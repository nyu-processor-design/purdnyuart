==> flow/design.v <==
module UartTx (
    input clk,
    input nReset,
    input logic [7:0] data,
    input valid,
    output out,
    output busy,
    output done
);
  enum logic [1:0] {
    IDLE,
    START,
    DATA,
    STOP
  } curState, nextState;
  logic [7:0] writeBuf;
  logic [3:0] writeCount;
  logic enterStart;
  always_comb begin
    done = nextState == STOP;
    busy = nextState != IDLE;
  end
  always_comb begin
    if (nextState == DATA) begin
      out = writeBuf[0];
    end else if (nextState == START) begin
      out = 0;
    end else begin
      out = 1;
    end
  end
  always_ff @(posedge clk, negedge nReset) begin
    if (!nReset) begin
      curState   <= IDLE;
      writeCount <= 8;
      writeBuf   <= 0;
      enterStart <= 0;
    end else begin
      curState <= nextState;
      if ((nextState == STOP || nextState == IDLE) && valid) begin
        enterStart <= 1;
        writeCount <= 8;
        writeBuf   <= data;
      end
      if (nextState == START) begin
        enterStart <= 0;
      end
      if (nextState == DATA) begin
        writeCount <= writeCount - 1;
        writeBuf   <= 8'(writeBuf[7:1]);
      end
    end
  end
  always_comb begin
    case (curState)
      IDLE: nextState = enterStart ? START : curState;
      START: nextState = DATA;
      DATA: nextState = |writeCount ? curState : STOP;
      STOP: nextState = enterStart ? START : IDLE;
    endcase
  end
endmodule
Reports on UartTx
The steps from the RTL of UartTx to its reports follow in flow order. Lines are those of the file above, counted from 1. Operators carry their Yosys type and port widths (W data, S select, Z words). Cell names lack the library's common part. Not given: -

Top module: UartTx. Clock port: clk. Standard-cell library: sky130hd. Corner: tt_025C_1v80.

After elaboration
Source: Yosys, flattened and elaborated, memories not mapped. Widths are those after wreduce. Registers that Yosys merges into a memory's read port (data or address) are not register bits. Print and check cells do not count. Equal cells are merged and count once.

The figure for output and inout bits is 3. For register bits the number is 15. Under bits of input ports stands 11. Under word-level cells stands 31.

The entry for reduce/logical cells reads 8. The figure for add/sub/neg operators is 1. The figure for mux-type cells is 12. Under equality and inequality tests stands 6.

Operators with widths (number): $mux W8 (2); $eq A2 B2 Y1 const B (4); $pmux W2 S4 (1); $mux W4 (2); $reduce_bool A2 Y1 (3); $mux W1 (5); $eq A2 B1 Y1 const B (2); $logic_not A2 Y1 (2); $sub A4 B1 Y4 const B (1); $reduce_or A4 Y1 (1); $mux W2 (2); $logic_and A1 B1 Y1 (1); $logic_or A1 B1 Y1 (1).

Depth
Depth = most cells in a row (Yosys ltp): at word level without a register or memory, in the mapped netlist without a sequential cell, where the memories' decode and read muxes count.

For depth after elaboration the number is 8. For ABC_AREA the number is 0. The entry for depth in mapped cells reads 9. The entry for mapped depth without buffers reads 9.

Mapped cells and area
The flow's flattened synthesis, as Yosys stat reports it; memories are mapped. The netlist is that of the ABC_AREA named above (0 if unset); the other value can give another one.

Cells by type (number): dfrtp_1 (15); mux2i_1 (8); ha_1 (5); dfstp_2 (2); o21ai_1 (9); nand2_1 (11); inv_1 (5); nor2_1 (5); a21oi_1 (3); or2_1 (2); mux2_2 (1); nor2_4 (1); or3b_4 (1); buf_2 (2); xnor2_1 (1); a21o_1 (1); a22oi_1 (1); and2b_1 (1).

Not listed: further types 5, cells in them 5.

Under buffers stands 2. Sequential part of the area: 427.9 µm². The figure for cell count is 79. Under synthesis area stands 827.0 µm². Under flip-flops stands 17.

Path before layout
Path of least setup slack by OpenSTA after synthesis, without wires, with an ideal clock, recovery checks aside; 20% of the period is set as input and as output delay. Where synthesis merged equal registers, the netlist keeps one of their names.

Path type: reg2out. Start point: register writeCount[0]. End point: output port out. Under path delay stands 1.759 ns. The figure for data required time is 3.680 ns. The figure for external output delay is 0.920 ns. The entry for stages on the path reads 9. Under arrival stands 1.759 ns. The entry for period reads 4.6 ns. The figure for path slack is 1.921 ns. For synthesis period reached the number is 2.679 ns.

"path delay" = arrival - input delay + setup time. At an output port there is no setup time. "stages on the path" counts driving pins, that of a launching flip-flop among them; a cell with two outputs on the path counts twice. "synthesis period reached" = period - worst setup slack (recovery checks aside). The figure is calculated, with input and output delays left at 20% of the set period. Between the ends stands the longest chain of elaborated cells between them, by number of cells; it is not shown to be the way that was timed. Of several equally long chains one is given. Each line given opens the expression or statement behind the cell; cells for indexed reads and writes are added by Yosys, which also makes memories of some case tables. A register here has more assigning lines than the two given.

Path through: dfrtp_1 > inv_1 > ha_1 > or3b_4 > nor2_4 > nor2_1 > ha_1 > buf_2 > o21ai_1. Length of the longest elaborated chain: 6.

Ends and longest elaborated chain, after synthesis: from (decl) (RTL line 17) `logic [3:0] writeCount;`; from (assign) (RTL line 35) `writeCount <= 8;`; from (assign) (RTL line 49) `writeCount <= writeCount - 1;`; $reduce_or A4 Y1 (RTL line 58) `DATA: nextState = |writeCount ? curState : STOP;`; $mux W2 (RTL line 58); $pmux W2 S4 (RTL line 55) `case (curState)`; $eq A2 B1 Y1 (RTL line 26) `end else if (nextState == START) begin`; $mux W1 (RTL line 26); $mux W1 (RTL line 24) `if (nextState == DATA) begin`; to (decl) (RTL line 6) `output out,`.

FLOW RESULTS
============

Module UartTx, platform sky130hd: 2 stored runs of the flow (Yosys, OpenROAD) with differing settings, in no particular order. Input and output delays are each 20% of the period that was set; the output load is 0.01 pF.

Flow run A has these settings: period_ns 2.97; CORE_UTILIZATION 50; SETUP_SLACK_MARGIN 0.64; PLACE_DENSITY 0.71; CELL_PAD_IN_SITES_GLOBAL_PLACEMENT 2; TNS_END_PERCENT 55; GPL_TIMING_DRIVEN 0; GPL_ROUTABILITY_DRIVEN 1; CTS_CLUSTER_SIZE 91; CTS_CLUSTER_DIAMETER 141; SLEW_MARGIN 35; MAX_ROUTING_LAYER met4; CAP_MARGIN 20; CORE_MARGIN 2. Outcome: incomplete, placement halted on GPL-0301.

Flow run B has these settings: period_ns 2.27; CORE_UTILIZATION 71; PLACE_DENSITY_LB_ADDON 0.05; CORE_ASPECT_RATIO 0.79; TNS_END_PERCENT 65; ABC_AREA 1; CAP_MARGIN 5; CORE_MARGIN 2; SLEW_MARGIN 20. Outcome: incomplete, floorplanning halted on PDN-0185.
